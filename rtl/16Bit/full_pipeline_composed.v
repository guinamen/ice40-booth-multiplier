==> flow/design.v <==
`timescale 1ns / 1ps
`default_nettype none
module booth_16x16_fast_simple (
    input  wire        clk,
    input  wire        v_in,
    input  wire [15:0] a,
    input  wire [15:0] b,
    input  wire [1:0]  sm,    
    output reg  [31:0] p,
    output reg         v_out
);
    reg [15:0] r0_a, r0_b; reg [1:0] r0_sm; reg r0_v;
    always @(posedge clk) begin r0_a <= a; r0_b <= b; r0_sm <= sm; r0_v <= v_in; end
    wire [15:0] p_ll, p_lh, p_hl, p_hh;
    wire v_cores;
    booth_core_250mhz core_ll (.clk(clk), .v_in(r0_v), .a(r0_a[7:0]), .b(r0_b[7:0]), .sm(2'b00), .p(p_ll), .v_out(v_cores));
    booth_core_250mhz core_lh (.clk(clk), .v_in(r0_v), .a(r0_a[7:0]), .b(r0_b[15:8]), .sm({1'b0, r0_sm[0]}), .p(p_lh), .v_out());
    booth_core_250mhz core_hl (.clk(clk), .v_in(r0_v), .a(r0_a[15:8]), .b(r0_b[7:0]), .sm({r0_sm[1], 1'b0}), .p(p_hl), .v_out());
    booth_core_250mhz core_hh (.clk(clk), .v_in(r0_v), .a(r0_a[15:8]), .b(r0_b[15:8]), .sm(r0_sm), .p(p_hh), .v_out());
    reg [15:0] r7_ll, r7_lh, r7_hl, r7_hh; reg r7_v;
    always @(posedge clk) begin
        r7_v <= v_cores;
        r7_ll <= p_ll; r7_lh <= p_lh; r7_hl <= p_hl; r7_hh <= p_hh;
    end
    reg [16:0] r8_mid;      
    reg [15:0] r8_ll, r8_hh; reg r8_v;
    reg [7:0]  r9_p0, r9_p1; reg [8:0] r9_c1; reg [15:0] r9_mid, r9_hh; reg r9_v;
    reg [7:0]  r10_p0, r10_p1, r10_p2; reg [8:0] r10_c2; reg [7:0] r10_hh8; reg r10_v;
    always @(posedge clk) begin
        r8_v   <= r7_v;
        r8_mid <= r7_lh + r7_hl;
        r8_ll  <= r7_ll; r8_hh  <= r7_hh;
        r9_v   <= r8_v;
        r9_p0  <= r8_ll[7:0];
        {r9_c1, r9_p1} <= r8_ll[15:8] + r8_mid[7:0];
        r9_mid <= r8_mid[15:8]; r9_hh <= r8_hh;
        r10_v   <= r9_v;
        r10_p0  <= r9_p0; r10_p1 <= r9_p1;
        {r10_c2, r10_p2} <= r9_mid[7:0] + r9_hh[7:0] + r9_c1[8];
        r10_hh8 <= r9_hh[15:8] + r9_mid[8];
        v_out <= r10_v;
        p[7:0]   <= r10_p0;
        p[15:8]  <= r10_p1;
        p[23:16] <= r10_p2;
        p[31:24] <= r10_hh8 + r10_c2[8];
    end
endmodule
`timescale 1ns / 1ps
`default_nettype none
module booth_core_250mhz (
    input  wire        clk,
    input  wire        v_in,
    input  wire [7:0]  a,
    input  wire [7:0]  b,
    input  wire [1:0]  sm,
    output reg  [15:0] p,
    output reg         v_out
);
    reg signed [9:0]  s1_a;
    reg        [10:0] s1_b;
    reg               s1_v;
    always @(posedge clk) begin
        s1_a <= sm[1] ? $signed({{2{a[7]}}, a}) : $signed({2'b00, a});
        s1_b <= {(sm[0] ? {2{b[7]}} : 2'b00), b, 1'b0};
        s1_v <= v_in;
    end
    reg signed [9:0]  s2_p1, s2_p2;
    reg [4:0]         s2_sel1x, s2_sel2x, s2_neg;
    reg               s2_v;
    always @(posedge clk) begin
        s2_v  <= s1_v;
        s2_p1 <= s1_a;
        s2_p2 <= s1_a << 1;
        s2_sel1x[0] <= s1_b[0] ^ s1_b[1];
        s2_sel2x[0] <= (s1_b[2] ^ s1_b[1]) & ~(s1_b[1] ^ s1_b[0]);
        s2_neg[0]   <= s1_b[2];
        s2_sel1x[1] <= s1_b[2] ^ s1_b[3];
        s2_sel2x[1] <= (s1_b[4] ^ s1_b[3]) & ~(s1_b[3] ^ s1_b[2]);
        s2_neg[1]   <= s1_b[4];
        s2_sel1x[2] <= s1_b[4] ^ s1_b[5];
        s2_sel2x[2] <= (s1_b[6] ^ s1_b[5]) & ~(s1_b[5] ^ s1_b[4]);
        s2_neg[2]   <= s1_b[6];
        s2_sel1x[3] <= s1_b[6] ^ s1_b[7];
        s2_sel2x[3] <= (s1_b[8] ^ s1_b[7]) & ~(s1_b[7] ^ s1_b[6]);
        s2_neg[3]   <= s1_b[8];
        s2_sel1x[4] <= s1_b[8] ^ s1_b[9];
        s2_sel2x[4] <= (s1_b[10] ^ s1_b[9]) & ~(s1_b[9] ^ s1_b[8]);
        s2_neg[4]   <= s1_b[10];
    end
    reg [9:0] s3_pp0, s3_pp1, s3_pp2, s3_pp3;
    reg [7:0] s3_pp4;  
    reg [4:0] s3_neg;
    reg       s3_v;
    always @(posedge clk) begin
        s3_v   <= s2_v;
        s3_neg <= s2_neg;
        s3_pp0 <= (({10{s2_sel1x[0]}} & s2_p1) | ({10{s2_sel2x[0]}} & s2_p2)) ^ {10{s2_neg[0]}};
        s3_pp1 <= (({10{s2_sel1x[1]}} & s2_p1) | ({10{s2_sel2x[1]}} & s2_p2)) ^ {10{s2_neg[1]}};
        s3_pp2 <= (({10{s2_sel1x[2]}} & s2_p1) | ({10{s2_sel2x[2]}} & s2_p2)) ^ {10{s2_neg[2]}};
        s3_pp3 <= (({10{s2_sel1x[3]}} & s2_p1) | ({10{s2_sel2x[3]}} & s2_p2)) ^ {10{s2_neg[3]}};
        s3_pp4 <= (({8{s2_sel1x[4]}} & s2_p1[7:0]) | ({8{s2_sel2x[4]}} & s2_p2[7:0])) ^ {8{s2_neg[4]}};
    end
    reg signed [15:0] s4_sum01;
    reg signed [15:0] s4_sum23;
    reg signed [15:0] s4_pp4_corr;
    reg               s4_v;
    wire signed [15:0] pp4_shifted = $signed({s3_pp4, 8'b0});
    wire [15:0] pp4_correction = {7'b0000000, s3_neg[4], 1'b0, s3_neg[3], 1'b0,
                                  s3_neg[2], 1'b0, s3_neg[1], 1'b0, s3_neg[0]};
    always @(posedge clk) begin
        s4_v <= s3_v;
        s4_sum01 <= $signed({{6{s3_pp0[9]}}, s3_pp0}) +
                    $signed({{4{s3_pp1[9]}}, s3_pp1, 2'b00});
        s4_sum23 <= $signed({{2{s3_pp2[9]}}, s3_pp2, 4'b0000}) +
                    $signed({s3_pp3, 6'b000000});
        s4_pp4_corr <= pp4_shifted + $signed({1'b0, pp4_correction[14:0]});
        if (pp4_correction[15]) s4_pp4_corr <= 16'h0;  
        s4_pp4_corr <= pp4_shifted + $signed(pp4_correction);
    end
    reg signed [15:0] s5_sumA, s5_sumB;
    reg               s5_v;
    always @(posedge clk) begin
        s5_v    <= s4_v;
        s5_sumA <= s4_sum01 + s4_sum23;
        s5_sumB <= s4_pp4_corr;
    end
    always @(posedge clk) begin
        v_out <= s5_v;
        p     <= s5_sumA + s5_sumB;
    end
endmodule
`default_nettype wire
; ---- Tool chain data of booth_16x16_fast_simple
; Tool output for the design above, in the order of the flow.
; Line numbers count from 1 in the design file above.
; Library cell names are shortened.
; The mark n/a stands for no value.
[design]
top_module = booth_16x16_fast_simple
clk_port = clk
cell_library = sky130hd
corner = tt_025C_1v80

; ---- Word-level counts
; Source: Yosys, flattened and elaborated, memories not mapped. Widths are those after wreduce; folded enables and synchronous resets count as part of the registers. Registers that Yosys merges into a memory's read port (data or address) are not register bits. Print and check cells do not count.
[word_totals]
latch_bits = 0
out_inout_bits = 33
wordCells = 225
n_memories = 0
mem_bits_rw = 0
in_bits = 36
clocked_rd_ports_x_width = 0
rom_bits = 0
ff_bits = 935
[classes]
div = 0
addsub = 25
n_cmp = 0
shift = 0
equal = 0
bitwise = 108
n_mux = 0
n_reduce_logical = 0
mul = 0
[op_table]
columns = operator, count
row1 = AND 10 bit, 16
row2 = OR 10 bit, 16
row3 = XOR 10 bit, 16
row4 = adder 16 bit, 9
row5 = AND 10 x 8 -> 10 bit, 8
row6 = AND 10 x 9 -> 10 bit, 8
row7 = adder 14 x 16 -> 16 bit, 4
row8 = adder 10 x 12 -> 13 bit, 4
row9 = AND 8 bit, 6
row10 = adder 16 x 10 -> 16 bit, 2
row11 = adder 16 x 8 -> 16 bit, 2
row12 = XOR 1 bit, 16
row13 = OR 8 bit, 2
row14 = XOR 8 bit, 2
row15 = adder 9 x 1 -> 10 bit (second input constant), 1
row16 = AND 1 bit, 9
row17 = NOT 1 bit, 9
row18 = adder 8 x 8 -> 9 bit, 1
row19 = adder 8 x 1 -> 8 bit (second input constant), 1
row20 = adder 8 bit, 1

; ---- Longest topological paths
; Yosys ltp: most cells in a row. Word level: on the elaborated netlist, between registers, memories and ports. Mapped: between sequential cells and ports; inverters and the memories' decode and read muxes count.
[depth]
ltp_word = 3
abc_area = 0
ltp_mapped = 9
depth_no_buf = 9

; ---- Netlist
; Yosys stat after the flow's synthesis: flattened, memories mapped to cells. It holds for the ABC_AREA given above (unset counts as 0); a run with the other value may have another netlist.
[synth_totals]
buffers = 87
mapped_cells = 2370
ffs = 840
synth_area_um2 = 28119.5
sequential_area_um2 = 16816.1
[by_type]
columns = cell, count, type_area_um2
row1 = dfxtp_1, 840, 1.68E+04
row2 = xnor2_1, 309, 2.71E+03
row3 = ha_1, 201, 2.51E+03
row4 = a22oi_1, 124, 930.893
row5 = xor2_1, 67, 586.813
row6 = a21oi_1, 98, 490.47
row7 = o21ai_0, 83, 415.398
row8 = nand2_1, 97, 364.099
row9 = fa_1, 15, 300.288
row10 = inv_1, 79, 296.534
row11 = nor2_1, 75, 281.52
row12 = a21o_1, 31, 232.723
row13 = clkbuf_1, 56, 210.202
row14 = o21bai_1, 27, 202.694
row15 = o21a_1, 25, 187.68
row16 = and2_1, 23, 143.888
row17 = nor2b_1, 23, 143.888
row18 = nand2b_1, 20, 125.12
; Not listed: further types 35, cells in them 177.
; The figures by module come from a second, unflattened synthesis with its own total; it is not the netlist above.
[unflattened]
cells_unflattened = 2621
area_unflattened_um2 = 31646.6
; Each row is one instance without its submodules.
[modules]
columns = mod, mod_area_um2, cells, mod_seq_area_um2, n_inst
row1 = booth_core_250mhz, 6323.6, 553, 3623.5, 4
row2 = booth_16x16_fast_simple, 6352.3, 409, 5124.9, 1

; ---- Worst setup path after synthesis
; OpenSTA on the mapped netlist: ideal clock, no wires. The path of least setup slack (recovery checks aside). Input and output delay are each 20% of the period. Register names are those of the netlist, which keeps one name where synthesis merged equal registers.
[synth_timing]
path_type = reg-to-reg
start = register r7_lh[0]
end = register r8_mid[14]
t_first_pin_ps = 0
delay_ps = 2306
arrival_ps = 2187
stages = 9
slack_ps = 244
path_buffers = 0
required_ps = 2431
setup_time_ps = 119
tclk_ps = 2550
period_less_setup_slack_ps = 2306
; "delay_ps" is the arrival time less input delay plus setup time.
; "stages" counts driving pins, that of a launching flip-flop among them; a cell with two outputs on the path counts twice.
; "period_less_setup_slack_ps" is the clock period less the worst setup slack; recovery checks do not enter. This is arithmetic on one report: input and output delays are still those of the set period (20% each).
; The rows between start and end are the longest chain of elaborated cells between them; the timing report does not say that the signal goes this way. Where chains are equally long, one stands for them.
; Each line given opens the expression or statement behind the cell; cells for indexed reads and writes are added by Yosys, which also makes memories of some case tables.
[synth_between]
path_cell_list = dfxtp_1 > ha_1 > fa_1 > a211oi_1 > nor2_1 > o31a_1 > a21o_1 > a221o_1 > xor2_1
elab_chain_len = 1
cone_cells = 1
lines_between = 1
cone_classes = add/sub: 1
[synth_lines]
columns = item, line
row1 = start: declaration, 20  ; reg [15:0] r7_ll, r7_lh, r7_hl, r7_hh; reg r7_v;
row2 = start: assignment, 23  ; r7_ll <= p_ll; r7_lh <= p_lh; r7_hl <= p_hl; r7_hh <= p_hh;
row3 = adder 16 bit, 31  ; r8_mid <= r7_lh + r7_hl;
row4 = end: assignment, 31

; ---- Worst path after layout
; Path of least setup slack in the final report of stored run 1 (OpenROAD, finished layout, wires in). Where an end is a register, its clock arrival counts in the times.
; The path's times are printed in steps of 10 ps; the period is the one set.
[layout_timing]
path_type = reg-to-reg
start = register r7_lh[0]
end = register r8_mid[14]
arrival_ps = 3000
t_first_pin_ps = 670
path_buffers = 0
slack_ps = -140
tclk_ps = 2320
required_ps = 2860
setup_time_ps = 120
stages = 9
; The rows between start and end are the longest chain of elaborated cells between them; the timing report does not say that the signal goes this way. Where chains are equally long, one stands for them.
[layout_between]
path_cell_list = dfxtp_1 > ha_4 > fa_2 > a211oi_2 > nor2_2 > o31a_1 > a21o_1 > a221o_1 > xor2_1
elab_chain_len = 1
cone_cells = 1
lines_between = 1
cone_classes = add/sub: 1
[layout_lines]
columns = item, line
row1 = start: declaration, 20  ; reg [15:0] r7_ll, r7_lh, r7_hl, r7_hh; reg r7_v;
row2 = start: assignment, 23  ; r7_ll <= p_ll; r7_lh <= p_lh; r7_hl <= p_hl; r7_hh <= p_hh;
row3 = adder 16 bit, 31  ; r8_mid <= r7_lh + r7_hl;
row4 = end: assignment, 31

## Implementation results

Top module booth_16x16_fast_simple; platform sky130hd; tools Yosys and OpenROAD; 2 stored runs in no particular order. Input and output delays are each 20% of the period that was set; the output load is 0.01 pF.
By "clock_period_reached_ps" is meant the clock period of the run minus its worst setup slack. This is arithmetic on one report: input and output delays are still those of the set period (20% each).
"critical_path_time_ps" is the time allowed to the run's worst setup path (the clock period less input and output delay, where it has them) less its slack. Clock arrival times count: a late capture clock shortens it, a late launch clock lengthens it.
"critical_path_time_ps" is given in steps of 10 ps.

# stored run 1
==> flow/run.sh <==
#!/bin/bash
# the make line also repeats the synthesis and layout settings of config.mk as NAME=value (left out here)
make -C /OpenROAD-flow-scripts/flow DESIGN_CONFIG=/design/flow/config.mk WORK_HOME=/design/flow/orfs CLKGATE_MAP_FILE= finish
==> flow/config.mk <==
export PLATFORM = sky130hd
export DESIGN_NAME = booth_16x16_fast_simple
export DESIGN_NICKNAME = booth_16x16_fast_simple
export VERILOG_FILES = /design/flow/design.v
export SDC_FILE = /design/flow/constraint.sdc
export NUM_CORES = 4
export LEC_CHECK = 0
export CAP_MARGIN = 20
export CELL_PAD_IN_SITES_DETAIL_PLACEMENT = 2
export CORE_MARGIN = 7
export CORE_UTILIZATION = 31
export GPL_TIMING_DRIVEN = 0
export SETUP_SLACK_MARGIN = 0.28
export SLEW_MARGIN = 20
export TNS_END_PERCENT = 25
==> flow/constraint.sdc <==
create_clock -name core_clock -period 2.32 [get_ports {clk}]
set_input_delay 0.4640 -clock core_clock [delete_from_list [all_inputs] [get_ports {clk}]]
set_output_delay 0.4640 -clock core_clock [all_outputs]
set_load 0.01 [all_outputs]

==> stored run 1: results <==
setupTns_ps=-232
synthesis_area_um2=28119.5
dieArea_um2=99335.3
critical_path_time_ps=2460
worst_setup_path_type="reg-to-reg"
ws_setup_ps=-141
clock_period_reached_ps=2461
cell_area_final_um2=35401.5

# stored run 2
==> flow/run.sh <==
#!/bin/bash
# the make line also repeats the synthesis and layout settings of config.mk as NAME=value (left out here)
make -C /OpenROAD-flow-scripts/flow DESIGN_CONFIG=/design/flow/config.mk WORK_HOME=/design/flow/orfs CLKGATE_MAP_FILE= finish
==> flow/config.mk <==
export PLATFORM = sky130hd
export DESIGN_NAME = booth_16x16_fast_simple
export DESIGN_NICKNAME = booth_16x16_fast_simple
export VERILOG_FILES = /design/flow/design.v
export SDC_FILE = /design/flow/constraint.sdc
export NUM_CORES = 4
export LEC_CHECK = 0
export CAP_MARGIN = 20
export CORE_ASPECT_RATIO = 0.64
export CORE_MARGIN = 2
export CORE_UTILIZATION = 53
export CTS_CLUSTER_DIAMETER = 113
export MAX_ROUTING_LAYER = met4
export PLACE_DENSITY_LB_ADDON = 0.09
export SLEW_MARGIN = 30
==> flow/constraint.sdc <==
create_clock -name core_clock -period 3.77 [get_ports {clk}]
set_input_delay 0.7540 -clock core_clock [delete_from_list [all_inputs] [get_ports {clk}]]
set_output_delay 0.7540 -clock core_clock [all_outputs]
set_load 0.01 [all_outputs]

==> stored run 2: results <==
setupTns_ps=0
synthesis_area_um2=28119.5
dieArea_um2=54959.8
critical_path_time_ps=2490
worst_setup_path_type="reg-to-reg"
ws_setup_ps=1282
clock_period_reached_ps=2488
cell_area_final_um2=31998.2
