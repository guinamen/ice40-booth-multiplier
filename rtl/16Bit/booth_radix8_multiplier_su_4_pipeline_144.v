==> flow/design.v <==
`timescale 1ns / 1ps
`default_nettype none
module booth_core_4cycle (
    input  wire                  clk,
    input  wire                  load,
    input  wire signed [7:0]     multiplicand,
    input  wire signed [7:0]     multiplier,
    input  wire [1:0]            sign_mode,
    output wire signed [15:0]    product,
    output wire                  valid_out
);
    localparam integer WIDTH = 8;
    localparam integer SHIFT_BITS = 9;
    localparam integer ACC_WIDTH = 11;
    localparam integer REG_WIDTH = 21;
    reg signed [REG_WIDTH-1:0] prod_reg;
    reg [2:0] cycle_cnt;
    reg active;
    reg signed [ACC_WIDTH-1:0] m_3x_reg;
    reg signed [ACC_WIDTH-1:0] mcand_ext_reg;
    wire sign_bit_a = sign_mode[1] & multiplicand[WIDTH-1];
    wire signed [ACC_WIDTH-1:0] mcand_extended = { {(ACC_WIDTH-WIDTH){sign_bit_a}}, multiplicand };
    wire signed [ACC_WIDTH-1:0] calc_3x = mcand_extended + (mcand_extended <<< 1);
    wire sign_bit_b = sign_mode[0] & multiplier[WIDTH-1];
    wire [REG_WIDTH-1:0] prod_reg_init = {
        {ACC_WIDTH{1'b0}},
        {(SHIFT_BITS-WIDTH){sign_bit_b}},
        multiplier,
        1'b0
    };
    wire [3:0] booth_bits = prod_reg[3:0];
    wire signed [ACC_WIDTH-1:0] acc_upper = prod_reg[REG_WIDTH-1 : SHIFT_BITS+1];
    reg sel_1x, sel_2x, sel_3x, sel_4x;
    always @(*) begin
        sel_1x = (booth_bits == 4'b0001) || (booth_bits == 4'b0010) || (booth_bits == 4'b1101) || (booth_bits == 4'b1110);
        sel_2x = (booth_bits == 4'b0011) || (booth_bits == 4'b0100) || (booth_bits == 4'b1011) || (booth_bits == 4'b1100);
        sel_3x = (booth_bits == 4'b0101) || (booth_bits == 4'b0110) || (booth_bits == 4'b1001) || (booth_bits == 4'b1010);
        sel_4x = (booth_bits == 4'b0111) || (booth_bits == 4'b1000);
    end
    wire inv = booth_bits[3] & ~(&booth_bits[2:0]);
    wire signed [ACC_WIDTH-1:0] m_1x = mcand_ext_reg;
    wire signed [ACC_WIDTH-1:0] m_2x = mcand_ext_reg <<< 1;
    wire signed [ACC_WIDTH-1:0] m_4x = mcand_ext_reg <<< 2;
    reg signed [ACC_WIDTH-1:0] mag_sel;
    always @(*) begin
        mag_sel = ({ACC_WIDTH{sel_1x}} & m_1x) | ({ACC_WIDTH{sel_2x}} & m_2x) |
                  ({ACC_WIDTH{sel_3x}} & m_3x_reg) | ({ACC_WIDTH{sel_4x}} & m_4x);
    end
    wire signed [ACC_WIDTH-1:0] operand_inv = mag_sel ^ {ACC_WIDTH{inv}};
    wire signed [ACC_WIDTH-1:0] sum_result  = acc_upper + operand_inv + { {(ACC_WIDTH-1){1'b0}}, inv };
    assign valid_out = (cycle_cnt == 3) && active;
    assign product   = prod_reg[16:1];
    always @(posedge clk) begin
        if (load) begin
            active        <= 1'b1;
            cycle_cnt     <= 0;
            mcand_ext_reg <= mcand_extended;
            m_3x_reg      <= calc_3x;
            prod_reg      <= prod_reg_init;
        end else if (active) begin
            prod_reg <= { {3{sum_result[ACC_WIDTH-1]}}, sum_result, prod_reg[SHIFT_BITS:3] };
            if (cycle_cnt == 3) active <= 1'b0;
            else cycle_cnt <= cycle_cnt + 1;
        end
    end
endmodule
module booth_radix8_multiplier_pipeline #(
    parameter integer WIDTH = 16
)(
    input  wire                         clk,
    input  wire                         rst_n,
    input  wire                         start,
    input  wire signed [WIDTH-1:0]      multiplicand,
    input  wire signed [WIDTH-1:0]      multiplier,
    input  wire [1:0]                   sign_mode,
    output reg  signed [2*WIDTH-1:0]    product,
    output reg                          done,
    output wire                         busy
);
    reg r_start_in;
    reg signed [WIDTH-1:0] r_mcand_in, r_mult_in;
    reg [1:0] r_sign_mode_in;
    always @(posedge clk or negedge rst_n) begin
        if (!rst_n) begin
            r_start_in <= 1'b0;
            r_mcand_in <= 0; r_mult_in <= 0; r_sign_mode_in <= 0;
        end else begin
            r_start_in <= start;
            if (start) begin
                r_mcand_in     <= multiplicand;
                r_mult_in      <= multiplier;
                r_sign_mode_in <= sign_mode;
            end
        end
    end
    reg signed [WIDTH-1:0] buf_mcand, buf_mult;
    reg [1:0] buf_sign_mode;
    reg buf_valid;
    wire core_ready;
    wire fire_core;
    assign busy = buf_valid || r_start_in;
    always @(posedge clk or negedge rst_n) begin
        if (!rst_n) begin
            buf_valid <= 1'b0;
            buf_mcand <= 0; buf_mult <= 0; buf_sign_mode <= 0;
        end else begin
            if (r_start_in) begin
                if (!buf_valid || core_ready) begin
                    buf_mcand     <= r_mcand_in;
                    buf_mult      <= r_mult_in;
                    buf_sign_mode <= r_sign_mode_in;
                    buf_valid     <= 1'b1;
                end
            end else if (fire_core) begin
                buf_valid <= 1'b0;
            end
        end
    end
    reg [2:0] core_timer;
    reg       core_active;
    assign core_ready = (!core_active) || (core_timer == 3);
    assign fire_core = buf_valid && core_ready;
    reg [1:0] active_sign_mode;
    always @(posedge clk or negedge rst_n) begin
        if (!rst_n) begin
            core_active <= 0;
            core_timer  <= 0;
            active_sign_mode <= 0;
        end else begin
            if (fire_core) begin
                core_active <= 1;
                core_timer  <= 0;
                active_sign_mode <= buf_sign_mode;
            end else if (core_active) begin
                if (core_timer == 3) core_active <= 0;
                else core_timer <= core_timer + 1;
            end
        end
    end
    wire signed [15:0] w_p0, w_p1, w_p2, w_p3;
    wire core_done_pulse;
    booth_core_4cycle u0 (.clk(clk), .load(fire_core), .multiplicand(buf_mcand[7:0]),  .multiplier(buf_mult[7:0]),  .sign_mode(2'b00), .product(w_p0), .valid_out(core_done_pulse));
    booth_core_4cycle u1 (.clk(clk), .load(fire_core), .multiplicand(buf_mcand[15:8]), .multiplier(buf_mult[7:0]),  .sign_mode({buf_sign_mode[1], 1'b0}), .product(w_p1), .valid_out());
    booth_core_4cycle u2 (.clk(clk), .load(fire_core), .multiplicand(buf_mcand[7:0]),  .multiplier(buf_mult[15:8]), .sign_mode({1'b0, buf_sign_mode[0]}), .product(w_p2), .valid_out());
    booth_core_4cycle u3 (.clk(clk), .load(fire_core), .multiplicand(buf_mcand[15:8]), .multiplier(buf_mult[15:8]), .sign_mode(buf_sign_mode), .product(w_p3), .valid_out());
    reg signed [17:0] pipe_sum_p1_p2;
    reg signed [23:0] pipe_base;
    reg [7:0]         pipe_p0_low;
    reg               pipe_valid;
    wire s1 = w_p1[15] & active_sign_mode[1];
    wire s2 = w_p2[15] & active_sign_mode[0];
    wire signed [17:0] calc_sum_p1_p2 = {{2{s1}}, w_p1} + {{2{s2}}, w_p2};
    always @(posedge clk or negedge rst_n) begin
        if (!rst_n) begin
            pipe_valid <= 0;
            pipe_sum_p1_p2 <= 0; pipe_base <= 0; pipe_p0_low <= 0;
            product <= 0; done <= 0;
        end else begin
            done <= 0;
            if (core_done_pulse) begin
                pipe_sum_p1_p2 <= calc_sum_p1_p2;
                pipe_base      <= {w_p3, w_p0[15:8]};
                pipe_p0_low    <= w_p0[7:0];
                pipe_valid     <= 1;
            end else begin
                pipe_valid <= 0;
            end
            if (pipe_valid) begin
                product[31:8] <= pipe_base + {{6{pipe_sum_p1_p2[17]}}, pipe_sum_p1_p2};
                product[7:0]  <= pipe_p0_low;
                done          <= 1;
            end
        end
    end
endmodule
`default_nettype wire
# From RTL to reports: booth_radix8_multiplier_pipeline

What the tools print for booth_radix8_multiplier_pipeline, step after step.
Line numbers count from 1 in the design file above.
Operators: Yosys type, input widths -> output width; for muxes data width and select width s.
Library cell names are shortened.
Not given: n/a

Design top: booth_radix8_multiplier_pipeline
Clock: clk
Cell library: sky130hd
Library corner: tt_025C_1v80

# Elaborated design

Source: Yosys, flattened and elaborated, memories not mapped. Widths are those after wreduce. Registers that Yosys merges into a memory's read port (data or address) are not register bits. Print and check cells do not count. Equal cells are merged and count once.

Add/sub/neg operators: 17
Equal/unequal tests: 63
Muxes and demuxes: 27
Bitwise logic cells: 48
Reductions and logical operators: 64

Operators with widths:

| operator            | number |
| $or 11x11->11       | 12 |
| $eq 4x4->1 const B  | 28 |
| $and 11x11->11      | 10 |
| $eq 4x3->1 const B  | 16 |
| $mux 10             | 6 |
| $add 11x1->11       | 4 |
| $add 11x11->11      | 4 |
| $xor 11x11->11      | 4 |
| $logic_or 1x1->1    | 43 |
| $eq 4x2->1 const B  | 8 |
| $add 24x24->24      | 1 |
| $and 11x10->11      | 2 |
| $and 11x8->11       | 2 |
| $and 11x9->11       | 2 |
| $add 17x17->18      | 1 |
| $mux 9              | 2 |
| $eq 4x1->1 const B  | 4 |
| $mux 1              | 16 |
| $add 3x1->3 const B | 5 |
| $eq 3x2->1 const B  | 5 |
| $reduce_and 2->1    | 7 |
| $reduce_bool 2->1   | 6 |
| $reduce_and 3->1    | 4 |
| $add 9x10->11       | 1 |
| $add 8x9->10        | 1 |
| $mux 3              | 3 |
| $and 1x1->1         | 8 |
| $not 1->1           | 8 |

Other operator kinds: 4; their cells: 6.

Flip-flop bits (word level): 287
Bits of input ports: 37
Output and inout bits: 34
Elaborated cells: 259

# Depth

Yosys ltp: most cells in a row. Word level: on the elaborated netlist, between registers, memories and ports. Mapped: between sequential cells and ports; inverters and the memories' decode and read muxes count.

Depth in word-level cells: 13
ABC_AREA: 1
Depth in mapped cells: 20
Gate-level depth less buffers: 20

# Netlist

Source: synth_stat.txt of the flow (Yosys; design flattened, memories mapped). It holds for the ABC_AREA given above (unset counts as 0); a run with the other value may have another netlist.
Totals and module areas in this step are rounded.

Cells by type:

| cell type | number | total area (sq um) |
| dfrtp_1   | 160    | 4,003.84 |
| nand2_1   | 557    | 2.09E+03 |
| edfxtp_1  | 69     | 2.07E+03 |
| ha_1      | 102    | 1.28E+03 |
| dfxtp_1   | 54     | 1.08E+03 |
| o21ai_0   | 198    | 990.95 |
| inv_1     | 249    | 934.646 |
| a21oi_1   | 119    | 595.571 |
| xor2_1    | 63     | 551.779 |
| nor2_1    | 120    | 450.432 |
| nand3_1   | 81     | 405.389 |
| xnor2_1   | 28     | 245.235 |
| o22ai_1   | 39     | 243.984 |
| fa_1      | 8      | 160.154 |
| clkbuf_1  | 31     | 116.362 |
| nand4_1   | 17     | 106.352 |
| a21o_1    | 11     | 82.579 |
| o2111ai_1 | 9      | 78.826 |

Not listed: further types 36, cells in them 121.

Cell count: 2,036
Cell area after synthesis: 16,300 sq um
Area of sequential cells: 7,160 sq um
Mapped flip-flops: 283
Buffer cells: 41

# Worst setup path after synthesis

Source: OpenSTA report_checks on the synthesized netlist (no wires, ideal clock, input and output delay 20% of the period each), path of least setup slack; recovery checks are left aside. Register names are those of the netlist, which keeps one name where synthesis merged equal registers.

Kind: reg2reg
Start point: register u3.prod_reg[3]
End point: register u3.prod_reg[17]
Period: 6.39 ns
Library setup time: 0.115 ns
Launch time at the first pin: 0.000 ns
Arrival: 2.496 ns
Data required time: 6.275 ns
Setup slack: 3.779 ns
Delay of the path: 2.611 ns
Stages: 15
Buffers on the path: 0
Synthesis period reached: 2.611 ns

"delay of the path" is the arrival time less input delay plus setup time.
"stages" counts driving pins, that of a launching flip-flop among them; a cell with two outputs on the path counts twice.
"synthesis period reached" = period - worst setup slack (recovery checks aside). The figure is calculated, with input and output delays left at 20% of the set period.
The rows between start and end are the longest chain of elaborated cells between them; the timing report does not say that the signal goes this way. Where chains are equally long, one stands for them.
A line is the first line of the expression or statement that the cell stems from. Yosys adds cells for indexed reads and writes and turns some case tables into memories.

Path through: edfxtp_1 > xnor2_2 > nand2_1 > o2111ai_1 > xor2_1 > inv_1 > ha_1 > inv_1 > o21bai_1 > a21boi_0 > nand3_1 > a21oi_1 > nand3_1 > nand2_1 > nor2_1
Length of the longest elaborated chain: 11
Elaborated cells between the ends (all ways): 35
Source lines of those cells: 9
Classes of those cells: add/sub (2); eq/ne (14); logic (9); reduce/logical (10)

RTL lines, path post-synthesis:

| element                       | RTL line | source |
| start, declared               | 16       | `reg signed [REG_WIDTH-1:0] prod_reg;` |
| start, assigned               | 59       | `prod_reg      <= prod_reg_init;` |
| start, assigned               | 61       | `prod_reg <= { {3{sum_result[ACC_WIDTH-1]}}, sum_result, prod_reg[SHIFT_BITS:3] };` |
| $eq 4x1->1                    | 35       | `sel_1x = (booth_bits == 4'b0001) \|\| (booth_bits == 4'b0010) \|\| (booth_bits == 4'b1101) \|\| (booth_bits == 4'b11 ...` |
| $logic_or 1x1->1 (3 in a row) | 35       |  |
| $and 11x11->11                | 46       | `mag_sel = ({ACC_WIDTH{sel_1x}} & m_1x) \| ({ACC_WIDTH{sel_2x}} & m_2x) \|` |
| $or 11x11->11 (3 in a row)    | 46       |  |
| $xor 11x11->11                | 49       | `wire signed [ACC_WIDTH-1:0] operand_inv = mag_sel ^ {ACC_WIDTH{inv}};` |
| $add 11x11->11                | 50       | `wire signed [ACC_WIDTH-1:0] sum_result  = acc_upper + operand_inv + { {(ACC_WIDTH-1){1'b0}}, inv };` |
| $add 11x1->11                 | 50       |  |
| end, assigned                 | 59       |  |
| end, assigned                 | 61       |  |
| end, declared                 | 16       |  |

# Worst path after layout

From the final timing report of stored run 1: the path of least setup slack in the routed layout; clock arrival at registers is part of the times.

Kind: reg2out
Start point: register r_start_in
End point: output port busy
Period: 7.96 ns
External output delay: 1.59 ns
Launch time at the first pin: 0.55 ns
Arrival: 1.61 ns
Data required time: 6.37 ns
Setup slack: 4.76 ns
Stages: 4
Buffers on the path: 1

The rows between start and end are the longest chain of elaborated cells between them; the timing report does not say that the signal goes this way. Where chains are equally long, one stands for them.

Path through: dfrtp_1 > inv_1 > nand2_1 > clkdlybuf4s50_1
Length of the longest elaborated chain: 1
Elaborated cells between the ends (all ways): 1
Source lines of those cells: 1
Classes of those cells: reduce/logical (1)

RTL lines, path post-layout:

| element          | RTL line | source |
| start, declared  | 80       | `reg r_start_in;` |
| start, assigned  | 85       | `r_start_in <= 1'b0;` |
| start, assigned  | 88       | `r_start_in <= start;` |
| $logic_or 1x1->1 | 101      | `assign busy = buf_valid \|\| r_start_in;` |
| end, declared    | 78       | `output wire                         busy` |

==> runs of booth_radix8_multiplier_pipeline <==
2 stored runs of booth_radix8_multiplier_pipeline in the flow (synthesis by Yosys, layout by OpenROAD, sky130hd cells), in arbitrary order. Constraints: input delay and output delay 20% of the set period each, output load 0.01 pF.
"period reached" is the run's clock period less its worst setup slack. It is reckoned from that one timing run; input and output delays stay at 20% of the period that was set.
"allowed time less slack (worst setup path)": the worst setup path's part of the clock period (all of it between registers, 20% less for each end at a port) less its slack. A launch clock that arrives late makes it longer, a capture clock that arrives late makes it shorter.
The results are shown rounded.
Settings: -- = not set for that run.

| item                                            | stored run 1 | stored run 2 |
| period_ns                                       | 7.96         | 2.72         |
| CORE_UTILIZATION                                | 19           | 16           |
| PLACE_DENSITY_LB_ADDON                          | 0.12         | --           |
| CELL_PAD_IN_SITES_DETAIL_PLACEMENT              | 1            | --           |
| ABC_AREA                                        | 1            | 0            |
| GPL_TIMING_DRIVEN                               | 1            | --           |
| CTS_CLUSTER_DIAMETER                            | 287          | --           |
| SLEW_MARGIN                                     | 25           | 20           |
| CAP_MARGIN                                      | 20           | 0            |
| CORE_MARGIN                                     | 2            | 2            |
| SETUP_SLACK_MARGIN                              | --           | 0.52         |
| CORE_ASPECT_RATIO                               | --           | 1.53         |
| CTS_CLUSTER_SIZE                                | --           | 49           |
| chip area in the Yosys report (sq um)           | 16,300       | 17,100       |
| area inside the die boundary (sq um)            | 88,300       | 109,000      |
| standard-cell area of the final layout (sq um)  | 19,600       | 23,900       |
| utilization of the finished layout (%)          | 23.1         | 22.5         |
| smallest setup slack (ns)                       | 4.76         | -0.854       |
| setup total negative slack (ns)                 | 0.000        | -14.3        |
| worst hold slack (ns)                           | 0.467        | 0.343        |
| period reached (ns)                             | 3.201        | 3.574        |
| allowed time less slack (worst setup path) (ns) | 1.61         | 3.57         |
| class of the worst setup path                   | reg2out      | reg2reg      |
